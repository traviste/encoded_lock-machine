==> flow/design.v <==
`timescale 1ns / 1ps
module COMBO_ALU(
input CLK, RST, LOAD,
input [4:0] A, B, C,
output[4:0] out0, out1, out2
    );
  wire [4:0] toDivide, avgOut, refOut, diff0, diff1, diff2;
  adder inputs(.CLK(CLK), .RST(RST), .A(A), .B(B), .C(C), .sum(toDivide));	 
  divider avg(.CLK(CLK), .RST(RST), .A(toDivide), .divOut(avgOut));	 
  LFSR ref(.CLK(CLK), .RST(RST), .LOAD(LOAD), .INIT(avgOut), .q(refOut));	 
  subtractor check1(.CLK(CLK), .RST(RST), .A(refOut), .B(A),.diff(out0));
  subtractor check2(.CLK(CLK), .RST(RST), .A(refOut), .B(B),.diff(out1));
  subtractor check3(.CLK(CLK), .RST(RST), .A(refOut), .B(C),.diff(out2));
endmodule
module subtractor(
input CLK, RST,
input [4:0] A, B,
output [4:0] diff
);
reg [4:0] num;
assign diff = num;
    always @(posedge CLK)
        if(RST) begin
            num <= 1'b0;
        end
        else if(A < B)begin
            num <= 30 - (B- A);
        end
        else begin
            num <= (A -B);
        end
endmodule
module adder( 
input CLK, RST,
input [4:0] A, B, C,
output[4:0] sum
);
    reg [4:0] num;
    assign sum = num;
    always @(posedge CLK)begin
    if(RST) begin
        num <= 0;
        end
    else if( A + B + C > 30)begin     
        num <= (A + B + C) - 30;
        end
    else begin
        num <= A + B + C;
        end
    end
endmodule
module divider(
input CLK, RST,
input [4:0] A,
output[4:0] divOut);
reg [4:0] quote;
assign divOut = quote;
always @(posedge CLK) begin
    if(RST) begin
        quote <= 1'b0;
        end
    else begin
        quote <= A /3;
        end
    end
endmodule
## Reports on adder

What the tools print for adder, step after step.
Lines are those of the file above, counted from 1.
Operators carry their Yosys type and port widths (W data, S select, Z words).
Library cell names are shortened.
Not given: n/a

- Design top: adder
- Clock input: CLK
- Standard-cell library: sky130hd
- Corner: tt_025C_1v80

## Word level

Source: Yosys, flattened and elaborated, memories not mapped. Widths are those after wreduce; folded enables and synchronous resets count as part of the registers. Registers that Yosys merges into a memory's read port (data or address) are not register bits. Print and check cells do not count.

- Flip-flop bits (word level): 5
- Cells after elaboration: 8
- Output and inout port bits: 5

- $lt $le $gt $ge: 1
- Add/subtract/negate cells: 5
- Muxes and demuxes: 1

Operators with widths:

| operator | number |
|---|---|
| $add A5 B5 Y5 | 2 |
| $add A6 B5 Y7 | 1 |
| $gt A7 B5 Y1 const B | 1 |
| $add A5 B5 Y6 | 1 |
| $sub A5 B5 Y5 const B | 1 |
| $mux W5 | 1 |

## Logic depth

Depth = most cells in a row (Yosys ltp): at word level without a register or memory, in the mapped netlist without a sequential cell, where the memories' decode and read muxes count.

- Depth in word-level cells: 4
- ABC_AREA: 0
- Depth in mapped cells: 10
- Depth with buffers taken out: 10

## Mapped cells and area

Yosys stat after the flow's synthesis: flattened, memories mapped to cells. It holds for the ABC_AREA given above (unset counts as 0); a run with the other value may have another netlist.

Cell types:

| type | number | total area (um^2) |
|---|---|---|
| fa_1 | 6 | 120.115 |
| dfxtp_1 | 5 | 100.096 |
| ha_1 | 5 | 62.56 |
| inv_1 | 9 | 33.782 |
| a2111oi_4 | 1 | 27.526 |
| xnor2_1 | 3 | 26.275 |
| nand3b_1 | 3 | 22.522 |
| a2111oi_2 | 1 | 15.014 |
| a21o_1 | 2 | 15.014 |
| a21oi_1 | 3 | 15.014 |
| nand3_1 | 3 | 15.014 |
| nor2_1 | 4 | 15.014 |
| a2111o_1 | 1 | 11.261 |
| buf_6 | 1 | 11.261 |
| o2111a_1 | 1 | 11.261 |
| mux2i_1 | 1 | 10.01 |
| a21o_2 | 1 | 8.758 |
| a32oi_1 | 1 | 8.758 |

Other cell types: 8; their cells: 8.

- Standard cells after synthesis: 59
- Flip-flop cells: 5
- Cell area after synthesis: 581.8 um^2
- Sequential area: 100.1 um^2

## Worst setup path after synthesis

OpenSTA on the mapped netlist: ideal clock, no wires. The path of least setup slack (recovery checks aside). Input and output delay are each 20% of the period. Register names are those of the netlist, which keeps one name where synthesis merged equal registers.

- Path kind: in2reg
- From: in A[1]
- To: reg num[2]
- Required time: 3.326 ns
- External input delay: 0.688 ns
- Path buffers: 0
- Clock period: 3.44 ns
- Data arrival time: 3.030 ns
- Driving pins on the path: 10
- Path delay: 2.456 ns
- Setup slack: 0.295 ns
- Library setup time: 0.114 ns
- Period reached after synthesis: 3.145 ns

"path delay" = arrival - input delay + setup time.
"driving pins on the path" counts driving pins, that of a launching flip-flop among them; a cell with two outputs on the path counts twice.
"period reached after synthesis" is the clock period less the worst setup slack; recovery checks do not enter. This is arithmetic on one report: input and output delays are still those of the set period (20% each).
The rows between start and end are the longest chain of elaborated cells between them; the timing report does not say that the signal goes this way. Where chains are equally long, one stands for them.
Each line given opens the expression or statement behind the cell; cells for indexed reads and writes are added by Yosys, which also makes memories of some case tables.
A register here has more assigning lines than the two given.

- Path through: inv_1 fa_1 inv_1 ha_1 fa_1 ha_1 a32oi_1 a2111oi_4 mux2i_1 nor2_1
- Length of the longest elaborated chain: 4
- Elaborated cells between the ends (all ways): 7
- Those cells by class: 5 x add/sub; 1 x compare; 1 x mux

RTL lines, path after synthesis:

| element | line | text |
|---|---|---|
| start, declared | 35 | `input [4:0] A, B, C,` |
| $add A5 B5 Y6 | 45 | `num <= (A + B + C) - 30;` |
| $add A6 B5 Y7 | 45 |  |
| $sub A5 B5 Y5 | 45 |  |
| $mux W5 | 44 | `else if( A + B + C > 30)begin` |
| end, assigned | 45 |  |
| end, assigned | 48 | `num <= A + B + C;` |
| end, declared | 38 | `reg [4:0] num;` |

## Timing after layout

Path of least setup slack in the final report of run 1 (OpenROAD, finished layout, wires in). Where an end is a register, its clock arrival counts in the times.

- Path kind: in2reg
- From: in C[1]
- To: reg num[3]
- Data arrival time: 2.88 ns
- External input delay: 0.48 ns
- Setup slack: -0.33 ns
- Driving pins on the path: 11
- Clock period: 2.38 ns
- Path buffers: 1
- Required time: 2.56 ns
- Library setup time: 0.07 ns

The rows between start and end are the longest chain of elaborated cells between them; the timing report does not say that the signal goes this way. Where chains are equally long, one stands for them.
A register here has more assigning lines than the two given.

- Path through: buf_8 inv_8 fa_1 inv_2 ha_4 fa_2 a2111o_1 a32oi_2 a2111oi_4 a21o_1 a21oi_1
- Length of the longest elaborated chain: 3
- Elaborated cells between the ends (all ways): 5
- Those cells by class: 3 x add/sub; 1 x compare; 1 x mux

RTL lines, path after layout:

| element | line | text |
|---|---|---|
| start, declared | 35 | `input [4:0] A, B, C,` |
| $add A6 B5 Y7 | 45 | `num <= (A + B + C) - 30;` |
| $sub A5 B5 Y5 | 45 |  |
| $mux W5 | 44 | `else if( A + B + C > 30)begin` |
| end, assigned | 45 |  |
| end, assigned | 48 | `num <= A + B + C;` |
| end, declared | 38 | `reg [4:0] num;` |

Measured data: module adder, platform sky130hd, 2 stored runs of the flow under differing settings, order arbitrary. Input and output delays are each 20% of the period that was set; the output load is 0.01 pF.
By "achieved period" is meant the clock period of the run minus its worst setup slack. This is arithmetic on one report: input and output delays are still those of the set period (20% each).
By "time used up by the worst setup path" is meant the share of the clock period that the worst setup path is allowed (20% is reserved at inputs, 20% at outputs), minus its slack. Clock arrival times at its registers enter into it.
"overall power": no workload was simulated; the value follows from the tool's default switching activity.

### Run 1

==> flow/run.sh <==
#!/bin/bash
# the make line also repeats the synthesis and layout settings of config.mk as NAME=value (left out here)
make -C /OpenROAD-flow-scripts/flow DESIGN_CONFIG=/design/flow/config.mk WORK_HOME=/design/flow/orfs CLKGATE_MAP_FILE= finish
==> flow/config.mk <==
export PLATFORM = sky130hd
export DESIGN_NAME = adder
export DESIGN_NICKNAME = adder
export VERILOG_FILES = /design/flow/design.v
export SDC_FILE = /design/flow/constraint.sdc
export NUM_CORES = 4
export LEC_CHECK = 0
export CAP_MARGIN = 20
export CORE_MARGIN = 2
export CORE_UTILIZATION = 40
export SLEW_MARGIN = 20
==> flow/constraint.sdc <==
create_clock -name core_clock -period 2.38 [get_ports {CLK}]
set_input_delay 0.4760 -clock core_clock [delete_from_list [all_inputs] [get_ports {CLK}]]
set_output_delay 0.4760 -clock core_clock [all_outputs]
set_load 0.01 [all_outputs]

Results of run 1:
- Netlist area reported by Yosys: 581.8 um^2
- Achieved period: 2.707 ns
- Time used up by the worst setup path: 2.23 ns
- Critical path kind: in2reg
- Overall power: 768.3 µW
- Standard-cell area of the final layout: 1126.1 um^2
- Die outline area: 1775.8 um^2
- Worst hold slack: 0.848 ns
- Setup slack of the critical path: -0.327 ns
- Total negative slack: -1.136 ns
- Utilization after layout: 84.4%

### Run 2

==> flow/run.sh <==
#!/bin/bash
# the make line also repeats the synthesis and layout settings of config.mk as NAME=value (left out here)
make -C /OpenROAD-flow-scripts/flow DESIGN_CONFIG=/design/flow/config.mk WORK_HOME=/design/flow/orfs CLKGATE_MAP_FILE= finish
==> flow/config.mk <==
export PLATFORM = sky130hd
export DESIGN_NAME = adder
export DESIGN_NICKNAME = adder
export VERILOG_FILES = /design/flow/design.v
export SDC_FILE = /design/flow/constraint.sdc
export NUM_CORES = 4
export LEC_CHECK = 0
export ABC_AREA = 1
export CAP_MARGIN = 30
export CORE_MARGIN = 2
export CORE_UTILIZATION = 60
export GPL_ROUTABILITY_DRIVEN = 1
export HOLD_SLACK_MARGIN = 0.12
export MIN_ROUTING_LAYER = met2
export PLACE_DENSITY_LB_ADDON = 0.08
export SETUP_SLACK_MARGIN = 1.18
export SLEW_MARGIN = 20
export TNS_END_PERCENT = 65
==> flow/constraint.sdc <==
create_clock -name core_clock -period 4.61 [get_ports {CLK}]
set_input_delay 0.9220 -clock core_clock [delete_from_list [all_inputs] [get_ports {CLK}]]
set_output_delay 0.9220 -clock core_clock [all_outputs]
set_load 0.01 [all_outputs]

Outcome of run 2: no results, routing failed with DPL-0033
