==> flow/design.v <==
`timescale 1ns / 1ps
module Lock_Counter(
input CLK, RST, EN,
input[1:0] sel,
input [4:0]prevState,
output [4:0] numCounter
    );
reg[5:0] state;   
assign numCounter = state;   
integer check = 30;  
integer dCheck = 0;
always@(posedge CLK)begin
if(RST)begin     
    state <= 1'b0;
    end
else if(EN)begin
    state <= prevState;
    end
else if(sel == 2'b00) begin  
    if(state == dCheck) begin  
        state <= 5'b11110;
        end
    else begin
        state <= state - 1'b1;
        end
end
else if(sel == 2'b01) begin   
    if(state == check)begin   
        state <= 1'b0;
        end
    else begin
        state <= state +1'b1;
        end
    end
else if(sel == 2'b11) begin
    end
end
endmodule
Reports on Lock_Counter
What the tools print for Lock_Counter, step after step.
Lines are those of the file above, counted from 1.
{ "inputs": {"design": "Lock_Counter", "clk_port": "CLK", "cell_library": "sky130hd", "pvt_corner": "tt_025C_1v80"} }

Word level
Counts by Yosys on the flattened word-level netlist (proc, flatten, opt, wreduce; memories kept). Register bits leave out memories and registers merged into their read ports (data or address). Print and check cells are left out. Cells with the same type and inputs are merged into one.
{ "word_totals": {"output_inout_bits": 5, "regBits": 6, "input_bits": 10, "wordCells": 16} }
{ "classes": {"reduce_and_logical": 5, "equal": 2, "n_addsub": 2, "mux": 5} }
{ "op_table": {"columns": ["operator", "n"], "rows": [
  ["two-way mux 6 bit", 4],
  ["adder 6 x 1 -> 6 bit (second input constant)", 1],
  ["subtractor 6 x 1 -> 6 bit (second input constant)", 1],
  ["equality test 6 x 5 -> 1 bit (second input constant)", 1],
  ["zero test 6 bit", 1],
  ["two-way mux 5 bit", 1],
  ["nonzero test 3 bit", 1],
  ["equality test 2 x 1 -> 1 bit (second input constant)", 1],
  ["zero test 2 bit", 1],
  ["nonzero test 2 bit", 1],
  ["OR reduction 2 bit", 1]
]} }

Logic depth
Longest topological path by Yosys (ltp), each cell counted once; first at word level (registers and memories cut), then after technology mapping (sequential cells cut; the memories' decode and read muxes count).
{ "logic_depth": {"depth_word": 5, "ABC_AREA": 0, "mapped_depth": 6, "depth_no_buf": 6} }

Netlist
The flow's flattened synthesis, as Yosys stat reports it; memories are mapped. The netlist is that of the ABC_AREA named above (0 if unset); the other value can give another one.
The area totals of this step are shown rounded.
{ "mapped": {"seq_area_um2": 120, "synth_area_um2": 594, "cells": 80, "ff_cells": 6, "buf_cells": 11} }
{ "by_type": {"columns": ["cell_type", "n", "area_total_um2"], "rows": [
  ["sky130_fd_sc_hd__dfxtp_1", 6, 120.115],
  ["sky130_fd_sc_hd__buf_4", 5, 37.536],
  ["sky130_fd_sc_hd__ha_1", 3, 37.536],
  ["sky130_fd_sc_hd__nor2_1", 8, 30.029],
  ["sky130_fd_sc_hd__inv_1", 6, 22.522],
  ["sky130_fd_sc_hd__nand2_1", 6, 22.522],
  ["sky130_fd_sc_hd__a21oi_1", 4, 20.019],
  ["sky130_fd_sc_hd__nand3_1", 4, 20.019],
  ["sky130_fd_sc_hd__o21ai_0", 4, 20.019],
  ["sky130_fd_sc_hd__a221oi_1", 2, 17.517],
  ["sky130_fd_sc_hd__o311ai_0", 2, 17.517],
  ["sky130_fd_sc_hd__a2111oi_2", 1, 15.014],
  ["sky130_fd_sc_hd__buf_2", 3, 15.014],
  ["sky130_fd_sc_hd__nor3b_1", 2, 15.014],
  ["sky130_fd_sc_hd__or4b_4", 1, 13.763],
  ["sky130_fd_sc_hd__a31oi_1", 2, 12.512],
  ["sky130_fd_sc_hd__nand4_1", 2, 12.512],
  ["sky130_fd_sc_hd__o221a_2", 1, 11.261]
]} }
Not listed: further types 17, cells in them 18.

Timing after synthesis
OpenSTA on the mapped netlist: ideal clock, no wires. The path of least setup slack (recovery checks aside). Input and output delay are each 20% of the period. Register names are those of the netlist, which keeps one name where synthesis merged equal registers.
{ "synth_timing": {"kind": "reg-to-reg", "start": "reg state[0]", "end": "reg state[4]", "setup_time_ns": 0.103, "delay_ns": 1.702, "launch_ns": 0.000, "arrival_time_ns": 1.599, "t_required_ns": 2.107, "path_stages": 7, "clock_period_ns": 2.21, "setup_slack_ns": 0.507, "n_path_buf": 0, "synth_period_reached_ns": 1.703} }
"delay_ns" = arrival - input delay + setup time.
"path_stages": output pins that drive a net of the path, with the launching flip-flop's if there is one; two outputs of one cell count as two.
"synth_period_reached_ns" is the clock period less the worst setup slack; recovery checks do not enter. This is arithmetic on one report: input and output delays are still those of the set period (20% each).
Between the ends stands the longest chain of elaborated cells between them, by number of cells; it is not shown to be the way that was timed. Of several equally long chains one is given.
Each line given opens the expression or statement behind the cell; cells for indexed reads and writes are added by Yosys, which also makes memories of some case tables.
A register here has more assigning lines than the two given.
{ "synth_between": {"cell_sequence": "sky130_fd_sc_hd__dfxtp_1 > sky130_fd_sc_hd__inv_1 > sky130_fd_sc_hd__ha_1 > sky130_fd_sc_hd__or4b_4 > sky130_fd_sc_hd__a21oi_2 > sky130_fd_sc_hd__nor3_1 > sky130_fd_sc_hd__a2111oi_2", "elab_chain_cells": 5, "cone_cells": 9, "cone_lines": 7, "classes_between": "add/sub (2); eq/ne (1); mux (5); reduce/logical (1)"} }
{ "synth_lines": {"columns": ["item", "line_no", "source"], "rows": [
  ["from (decl)", 8, "reg[5:0] state;"],
  ["from (assign)", 17, "state <= prevState;"],
  ["from (assign)", 24, "state <= state - 1'b1;"],
  ["adder 6 x 1 -> 6 bit", 32, "state <= state +1'b1;"],
  ["two-way mux 6 bit", 28, "if(state == check)begin"],
  ["two-way mux 6 bit", 27, "else if(sel == 2'b01) begin"],
  ["two-way mux 6 bit", 19, "else if(sel == 2'b00) begin"],
  ["two-way mux 5 bit", 16, "else if(EN)begin"],
  ["to (assign)", 17, null],
  ["to (assign)", 24, null],
  ["to (decl)", 8, null]
]} }

Worst path after layout
Path of least setup slack in the final report of stored run 2 (OpenROAD, finished layout, wires in). Where an end is a register, its clock arrival counts in the times.
{ "layout_timing": {"kind": "reg-to-reg", "start": "reg state[1]", "end": "reg state[4]", "path_stages": 7, "arrival_time_ns": 1.73, "setup_slack_ns": 0.19, "setup_time_ns": 0.12, "clock_period_ns": 1.79, "launch_ns": 0.26, "n_path_buf": 0, "t_required_ns": 1.92} }
Between the ends stands the longest chain of elaborated cells between them, by number of cells; it is not shown to be the way that was timed. Of several equally long chains one is given.
A register here has more assigning lines than the two given.
{ "layout_between": {"cell_sequence": "sky130_fd_sc_hd__dfxtp_4 > sky130_fd_sc_hd__inv_2 > sky130_fd_sc_hd__ha_4 > sky130_fd_sc_hd__or4b_4 > sky130_fd_sc_hd__a21oi_2 > sky130_fd_sc_hd__nor3_2 > sky130_fd_sc_hd__a2111oi_2", "elab_chain_cells": 5, "cone_cells": 9, "cone_lines": 7, "classes_between": "add/sub (2); eq/ne (1); mux (5); reduce/logical (1)"} }
{ "layout_lines": {"columns": ["item", "line_no", "source"], "rows": [
  ["from (decl)", 8, "reg[5:0] state;"],
  ["from (assign)", 17, "state <= prevState;"],
  ["from (assign)", 24, "state <= state - 1'b1;"],
  ["adder 6 x 1 -> 6 bit", 32, "state <= state +1'b1;"],
  ["two-way mux 6 bit", 28, "if(state == check)begin"],
  ["two-way mux 6 bit", 27, "else if(sel == 2'b01) begin"],
  ["two-way mux 6 bit", 19, "else if(sel == 2'b00) begin"],
  ["two-way mux 5 bit", 16, "else if(EN)begin"],
  ["to (assign)", 17, null],
  ["to (assign)", 24, null],
  ["to (decl)", 8, null]
]} }

--- measured runs ---
Stored flow runs of Lock_Counter (2 of them; Yosys, OpenROAD, sky130hd). They differ in their settings and are not a sequence. Constraints: input delay and output delay 20% of the set period each, output load 0.01 pF.
Measured values are rounded.
[
  {
    "run": "stored run 1",
    "settings": { "period_ns": 2.67, "CORE_UTILIZATION": 47, "SETUP_SLACK_MARGIN": 0.65, "PLACE_DENSITY": 0.82, "HOLD_SLACK_MARGIN": 0.04, "CORE_ASPECT_RATIO": 0.64, "CELL_PAD_IN_SITES_DETAIL_PLACEMENT": 0, "TNS_END_PERCENT": 40, "GPL_TIMING_DRIVEN": 1, "CTS_CLUSTER_SIZE": 52, "SLEW_MARGIN": 40, "CAP_MARGIN": 20, "CORE_MARGIN": 2 },
    "outcome": "not finished: floorplanning ended with error PDN-0185"
  },
  {
    "run": "stored run 2",
    "settings": { "period_ns": 1.79, "SETUP_SLACK_MARGIN": 0.41, "CAP_MARGIN": 20, "CORE_MARGIN": 2, "CORE_UTILIZATION": 40, "SLEW_MARGIN": 20 },
    "results": { "setup_ws_ns": 0.189, "die_um2": 1810, "final_cell_area_um2": 930, "yosys_chip_area_um2": 594, "timing.hold.ws_ns": 0.567, "fin_tns_ns": 0.000 }
  }
]
--- end ---
